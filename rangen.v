==> flow/design.v <==
`timescale 1ns / 1ps
module rangen(
    clk_i,
    reset_i, 
    start_stop, 
    led, 
    num
    );
    input clk_i, reset_i, start_stop; 
    output reg [4:0]led;
    output reg[7:0] num = 255; 
    wire feedback = num[7]; 
    always@(posedge clk_i)begin 
        num[0] <= feedback; 
        num[1] <= num[0];
        num[2] <= num[1] ^ feedback;
        num[3] <= num[2] ^ feedback; 
        num[4] <= num[3] ^ feedback;
        num[5] <= num[4];
        num[6] <= num[5] ^ feedback;
        num[7] <= num[6];
    end 
    always@(posedge clk_i)begin 
        if(start_stop == 1)begin
            case(num%5)
                0: begin 
                    led[0] <= 1; led[1] <= 0; led[2] <= 0; led[3] <= 0; led [4] <= 0;
                end
                1: begin 
                    led[0] <= 0; led[1] <= 1; led[2] <= 0; led[3] <= 0; led [4] <= 0;    
                end
                2: begin 
                    led[0] <= 0; led[1] <= 0; led[2] <= 1; led[3] <= 0; led [4] <= 0;
                end
                3: begin 
                    led[0] <= 0; led[1] <= 0; led[2] <= 0; led[3] <= 1; led [4] <= 0;
                end
                4: begin 
                    led[0] <= 0; led[1] <= 0; led[2] <= 0; led[3] <= 0; led [4] <= 1;
                end
            endcase
        end else begin 
            led <= 0; 
        end
    end  
endmodule
[Step by step through the tools: rangen]
What the tools print for rangen, step after step.
Lines are those of the file above, counted from 1.
Library cell names are shortened.
Not given: --
Inputs
  top: rangen
  clock: clk_i
  cell library: sky130hd
  timing corner: tt_025C_1v80

[Word level]
Source: Yosys, flattened and elaborated, memories not mapped. Widths are those after wreduce. Registers that Yosys merges into a memory's read port (data or address) are not register bits. Print and check cells do not count. Equal cells are merged and count once.
Bit counts
  output and inout bits: 13
  word-level cells: 31
  input bits: 3
  register bits after elaboration: 13
Operators by class
  reductions and logical operators: 11
  bitwise logic cells: 4
  equal/unequal tests: 4
  muxes and demuxes: 5
  div/mod/pow operators: 1
Operators by type and width (count)
  modulo 8 x 3 -> 32 bit with constant B: 1
  == test 32 x 2 -> 1 bit with constant B: 2
  == test 32 x 1 -> 1 bit with constant B: 1
  == test 32 x 3 -> 1 bit with constant B: 1
  logical NOT 32 bit: 1
  OR reduction 4 bit: 5
  nonzero test 2 bit: 5
  parallel mux 1 bit (select 2 bit): 5
  bitwise XOR 1 bit: 4

[Depth]
Depth = most cells in a row (Yosys ltp): at word level without a register or memory, in the mapped netlist without a sequential cell, where the memories' decode and read muxes count.
Logic depth
  word-level depth: 4
  ABC_AREA: 0
  mapped depth: 23

[Synthesis result]
Yosys stat after the flow's synthesis: flattened, memories mapped to cells. It holds for the ABC_AREA given above (unset counts as 0); a run with the other value may have another netlist.
Totals and module areas in this step are rounded.
Synthesis totals
  flip-flop cells: 13
  standard cells after synthesis: 283
  mapped area: 0.002047 mm^2
  buffers: 23
Cells by type
  dfxtp_1: count 13, area in all 260.25 um^2
  nand2_1: count 27, area in all 101.347 um^2
  o21ai_0: count 19, area in all 95.091 um^2
  nand3_1: count 16, area in all 80.077 um^2
  a21oi_1: count 15, area in all 75.072 um^2
  nor2_1: count 17, area in all 63.811 um^2
  buf_2: count 11, area in all 55.053 um^2
  mux2i_1: count 5, area in all 50.048 um^2
  inv_1: count 13, area in all 48.797 um^2
  and3_1: count 7, area in all 43.792 um^2
  nand2b_1: count 7, area in all 43.792 um^2
  xor2_1: count 5, area in all 43.792 um^2
  ha_1: count 3, area in all 37.536 um^2
  o211ai_1: count 5, area in all 37.536 um^2
  a2111o_1: count 3, area in all 33.782 um^2
  a31oi_1: count 5, area in all 31.28 um^2
  a22oi_1: count 4, area in all 30.029 um^2
  buf_4: count 4, area in all 30.029 um^2
Not listed: further types 58, cells in them 104.

[Worst setup path after synthesis]
OpenSTA on the mapped netlist: ideal clock, no wires. The path of least setup slack (recovery checks aside). Input and output delay are each 20% of the period. Register names are those of the netlist, which keeps one name where synthesis merged equal registers.
Path post-synthesis
  kind: register to register
  start point: register num[6]
  end point: register led[2]
  path slack: 0.285 ns
  stages: 23
  period: 5.24 ns
  arrival time: 4.863 ns
  library setup time: 0.092 ns
  delay of the path: 4.955 ns
  time at the first pin: 0.000 ns
  required time: 5.148 ns
  period reached after synthesis: 4.955 ns
"delay of the path" is the arrival time less input delay plus setup time.
"stages": output pins that drive a net of the path, with the launching flip-flop's if there is one; two outputs of one cell count as two.
"period reached after synthesis" is the clock period less the worst setup slack; recovery checks do not enter. This is arithmetic on one report: input and output delays are still those of the set period (20% each).
The rows between start and end are the longest chain of elaborated cells between them; the timing report does not say that the signal goes this way. Where chains are equally long, one stands for them.
Each line given opens the expression or statement behind the cell; cells for indexed reads and writes are added by Yosys, which also makes memories of some case tables.
A register here has more assigning lines than the two given.
On the way, post-synthesis
  cell sequence: dfxtp_1 nor2_1 inv_1 ha_1 nand2b_1 o211ai_1 and3_1 buf_2 buf_2 nand3_1 nand2_1 nand2_1 and3_1 ha_1 a21boi_0 a41o_1 o221ai_2 nor3b_4 mux2_2 a2111o_1 a221oi_4 nand4_2 o32ai_1
  length of the longest elaborated chain: 4
  elaborated cells between the ends (all ways): 9
  source lines of those cells: 1
  classes of those cells: div: 1; eq/ne: 4; mux: 1; reduce/logical: 3
Ends and longest elaborated chain, post-synthesis
  from (decl): RTL line 11  | output reg[7:0] num = 255;
  from (assign): RTL line 20  | num[6] <= num[5] ^ feedback;
  modulo 8 x 3 -> 32 bit: RTL line 25  | case(num%5)
  == test 32 x 3 -> 1 bit: RTL line 25
  OR reduction 4 bit
  parallel mux 1 bit (select 2 bit): RTL line 25
  to (assign): RTL line 27  | led[0] <= 1; led[1] <= 0; led[2] <= 0; led[3] <= 0; led [4] <= 0;
  to (assign): RTL line 30  | led[0] <= 0; led[1] <= 1; led[2] <= 0; led[3] <= 0; led [4] <= 0;
  to (decl): RTL line 10  | output reg [4:0]led;

[Path in the finished layout]
Path of least setup slack in the final report of run 2 (OpenROAD, finished layout, wires in). Where an end is a register, its clock arrival counts in the times.
Path post-layout
  kind: register to register
  start point: register num[5]
  end point: register led[0]
  time at the first pin: 0.23 ns
  stages: 22
  period: 3.52 ns
  arrival time: 4.52 ns
  required time: 3.67 ns
  path slack: -0.85 ns
  library setup time: 0.08 ns
The rows between start and end are the longest chain of elaborated cells between them; the timing report does not say that the signal goes this way. Where chains are equally long, one stands for them.
A register here has more assigning lines than the two given.
On the way, post-layout
  cell sequence: dfxtp_2 nor2_4 inv_2 ha_4 nor2b_4 buf_6 or3_4 nand3_4 nor3_2 o21ai_0 and3_4 ha_4 a21boi_2 a41o_1 o221ai_4 nor2_1 or4b_4 o31a_1 buf_6 a21boi_4 nand4_4 o32ai_2
  length of the longest elaborated chain: 4
  elaborated cells between the ends (all ways): 9
  source lines of those cells: 1
  classes of those cells: div: 1; eq/ne: 4; mux: 1; reduce/logical: 3
Ends and longest elaborated chain, post-layout
  from (decl): RTL line 11  | output reg[7:0] num = 255;
  from (assign): RTL line 19  | num[5] <= num[4];
  modulo 8 x 3 -> 32 bit: RTL line 25  | case(num%5)
  == test 32 x 3 -> 1 bit: RTL line 25
  OR reduction 4 bit
  parallel mux 1 bit (select 2 bit): RTL line 25
  to (assign): RTL line 27  | led[0] <= 1; led[1] <= 0; led[2] <= 0; led[3] <= 0; led [4] <= 0;
  to (assign): RTL line 30  | led[0] <= 0; led[1] <= 1; led[2] <= 0; led[3] <= 0; led [4] <= 0;
  to (decl): RTL line 10  | output reg [4:0]led;

Data sheet: physical implementation of rangen

Settings and measured results of 2 stored flow runs for module rangen (sky130hd), not sorted in any way. The constraints put input and output delay at 20% of the set period each and load the outputs with 0.01 pF.
"achieved clock period" means the clock period less the worst setup slack. The figure is calculated, with input and output delays left at 20% of the set period.
"power" is the tool's figure for a default switching activity; nothing was simulated.
Results are given in rounded form.
[run 1] settings: period_ns=3.04, CORE_UTILIZATION=56, PLACE_DENSITY=0.89, CORE_ASPECT_RATIO=1.01, CORE_MARGIN=8, CELL_PAD_IN_SITES_GLOBAL_PLACEMENT=3, CELL_PAD_IN_SITES_DETAIL_PLACEMENT=1, TNS_END_PERCENT=25, ABC_AREA=0, GPL_TIMING_DRIVEN=1, CTS_CLUSTER_SIZE=44, SLEW_MARGIN=20, CAP_MARGIN=20
[run 1] result: did not finish, placement stopped with GPL-0301
[run 2] settings: period_ns=3.52, CAP_MARGIN=20, CORE_MARGIN=2, CORE_UTILIZATION=40, SLEW_MARGIN=20
[run 2] result: chip area after synthesis (Yosys) 0.002047 mm^2, die area 0.005706 mm^2, standard-cell area of the final layout 0.003278 mm^2, worst setup slack after layout -0.852 ns, total negative slack -4.048 ns, worst hold slack 0.467 ns, power 0.0002833 W, achieved clock period 4.372 ns
