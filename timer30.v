==> flow/design.v <==
`timescale 1ns / 1ps
module timer30(
    clk_i,
    reset_i,
    timer_in, 
    count_o,
    start_stop
    );
    input clk_i, reset_i, timer_in;
    output reg [6:0] count_o;
    output reg start_stop;
    always@(posedge clk_i)begin 
        if(reset_i == 0)begin
            count_o <= 31; 
            start_stop <= 0;
        end
        if(timer_in == 1)begin 
            if(count_o == 0)begin
                count_o <= count_o;
                start_stop <= 0; 
            end else begin
                count_o <= count_o - 1;
                start_stop <= 1;     
            end    
        end
    end
endmodule
From RTL to reports: timer30
What the tools print for timer30, step after step. Lines are those of the file above, counted from 1. Operators: Yosys type, input widths -> output width; for muxes data width and select width s. Cell names lack the library's common part. The mark n/a stands for no value.

Design top: timer30. Clock port: clk_i. Library: sky130hd. Corner: tt_025C_1v80.

After elaboration
Counts by Yosys on the flattened word-level netlist (proc, flatten, opt, wreduce; memories kept). Register bits leave out memories and registers merged into their read ports (data or address). Print and check cells are left out. Cells with the same type and inputs are merged into one.

Input bits: 3. For elaborated cells the number is 13. Under flip-flop bits (word level) stands 8.

For muxes and demuxes the number is 6. The entry for equality and inequality tests reads 2. For reduce/logical cells the number is 2. $add $sub $neg: 1.

Operators with widths (count): $mux 7 (3); $sub 7x1->7 const B (1); $logic_not 7->1 (1); $mux 1 (3); $ne 2x1->1 const B (1); $ne 2x2->1 const B (1); $reduce_and 2->1 (1).

Logic depth
Longest topological path by Yosys (ltp), each cell counted once; first at word level (registers and memories cut), then after technology mapping (sequential cells cut; the memories' decode and read muxes count).

Under word-level depth stands 3. The figure for ABC_AREA is 0. The entry for gate-level depth with buffers reads 5.

Netlist
Yosys stat after the flow's synthesis: flattened, memories mapped to cells. It holds for the ABC_AREA given above (unset counts as 0); a run with the other value may have another netlist. The area totals of this step are shown rounded.

Under mapped flip-flops stands 8. For cells in the netlist the number is 36. The figure for mapped area is 419 µm². The figure for sequential area is 240 µm².

Cell types: edfxtp_1 (count 8, total area 240.23 µm²); nand2_1 (count 7, total area 26.275 µm²); ha_1 (count 2, total area 25.024 µm²); xnor2_1 (count 2, total area 17.517 µm²); inv_1 (count 3, total area 11.261 µm²); or3_4 (count 1, total area 11.261 µm²); mux2i_1 (count 1, total area 10.01 µm²); xor2_1 (count 1, total area 8.758 µm²); nand3b_1 (count 1, total area 7.507 µm²); nor3b_1 (count 1, total area 7.507 µm²); o21a_1 (count 1, total area 7.507 µm²); o31ai_1 (count 1, total area 7.507 µm²); or4_1 (count 1, total area 7.507 µm²); a31oi_1 (count 1, total area 6.256 µm²); nand2b_1 (count 1, total area 6.256 µm²); a21oi_1 (count 1, total area 5.005 µm²); nand3_1 (count 1, total area 5.005 µm²); nor3_1 (count 1, total area 5.005 µm²); nor2_1 (count 1, total area 3.754 µm²).

Path before layout
Path of least setup slack by OpenSTA after synthesis, without wires, with an ideal clock, recovery checks aside; 20% of the period is set as input and as output delay. Where synthesis merged equal registers, the netlist keeps one of their names.

Path type: reg-to-reg. From: register count_o[2]. To: register count_o[5]. For arrival time the number is 1.403 ns. Under period stands 1.8 ns. The figure for setup slack is 0.251 ns. The entry for stages reads 4. Path buffers: 0. Under delay of the path stands 1.549 ns. Launch time at the first pin: 0.000 ns. Library setup time: 0.146 ns. For synthesis period reached the number is 1.549 ns.

"delay of the path" is the arrival time less input delay plus setup time. "stages" counts driving pins, that of a launching flip-flop among them; a cell with two outputs on the path counts twice. "synthesis period reached" is the clock period less the worst setup slack; recovery checks do not enter. This is arithmetic on one report: input and output delays are still those of the set period (20% each). The rows between start and end are the longest chain of elaborated cells between them; the timing report does not say that the signal goes this way. Where chains are equally long, one stands for them. A line is the first line of the expression or statement that the cell stems from. Yosys adds cells for indexed reads and writes and turns some case tables into memories. A register here has more assigning lines than the two given. Ways into the end's enable are left out, as the timed path ends at the data pin.

Cells stage by stage: edfxtp_1 -> or3_4 -> or4_1 -> a21oi_1. The figure for length of the longest elaborated chain is 3. For elaborated cells on any way between the ends the number is 4. Those cells by class: add/sub (1); mux (2); reduce/logical (1).

RTL lines, path after synthesis: start: declaration (line 10) `output reg [6:0] count_o;`; start: assignment (line 19) `count_o <= count_o;`; start: assignment (line 22) `count_o <= count_o - 1;`; $sub 7x1->7 (line 22); $mux 7 (line 18) `if(count_o == 0)begin`; $mux 7 (line 17) `if(timer_in == 1)begin`; end: assignment (line 19); end: assignment (line 22); end: declaration (line 10).

Timing after layout
From the final timing report of run 1: the path of least setup slack in the routed layout; clock arrival at registers is part of the times.

Path type: input-to-reg. From: input timer_in. To: register count_o[6]. Library setup time: 0.33 ns. For arrival time the number is 1.69 ns. Path buffers: 1. Launch time at the first pin: 0.48 ns. The figure for setup slack is 0.64 ns. The entry for stages reads 4. Under period stands 2.41 ns.

The rows between start and end are the longest chain of elaborated cells between them; the timing report does not say that the signal goes this way. Where chains are equally long, one stands for them. A register here has more assigning lines than the two given. Only ways into the end's enable, where the timed path ends, are counted here.

Cells stage by stage: clkdlybuf4s50_1 -> inv_1 -> nand2_1 -> o21a_1. The figure for length of the longest elaborated chain is 2. For elaborated cells on any way between the ends the number is 3. Those cells by class: eq/ne (2); reduce/logical (1).

RTL lines, path after layout: start: declaration (line 9) `input clk_i, reset_i, timer_in;`; $ne 2x2->1; $reduce_and 2->1; end: assignment (line 19) `count_o <= count_o;`; end: assignment (line 22) `count_o <= count_o - 1;`; end: declaration (line 10) `output reg [6:0] count_o;`.

Data sheet: physical implementation of timer30

Module timer30, platform sky130hd: 2 stored runs of the flow (Yosys, OpenROAD) with differing settings, in no particular order. Input and output delays are each 20% of the period that was set; the output load is 0.01 pF. "reached clock period" means the clock period less the worst setup slack. The figure is calculated, with input and output delays left at 20% of the set period. "allowed time less slack (worst setup path)": the worst setup path's part of the clock period (all of it between registers, 20% less for each end at a port) less its slack. A launch clock that arrives late makes it longer, a capture clock that arrives late makes it shorter. Measured values are rounded.

Run 1 has these settings: period_ns 2.41; CORE_UTILIZATION 21; SETUP_SLACK_MARGIN -0.19; PLACE_DENSITY_LB_ADDON 0.04; CELL_PAD_IN_SITES_DETAIL_PLACEMENT 0; CAP_MARGIN 20; CORE_MARGIN 2; SLEW_MARGIN 20. The reached clock period reads 1.768 ns. The allowed time less slack (worst setup path) stands at 1.29 ns. Kind of the worst setup path: input-to-reg. The measured sum of negative setup slack is 0.000 ns. The overall die area comes to 2370 µm². The measured final worst hold slack is 0.626 ns. The standard-cell area after layout comes to 576 µm². The setup slack of the worst path comes to 0.642 ns. The measured synthesis area is 419 µm².

Run 2 has these settings: period_ns 1.66; CORE_UTILIZATION 65; CORE_ASPECT_RATIO 1.24; CORE_MARGIN 6; TNS_END_PERCENT 95; ABC_AREA 0; GPL_TIMING_DRIVEN 1; GPL_ROUTABILITY_DRIVEN 1; CTS_CLUSTER_SIZE 69; CTS_CLUSTER_DIAMETER 31; CAP_MARGIN 0; SLEW_MARGIN 25. Outcome: no results, floorplanning failed with PDN-0185.
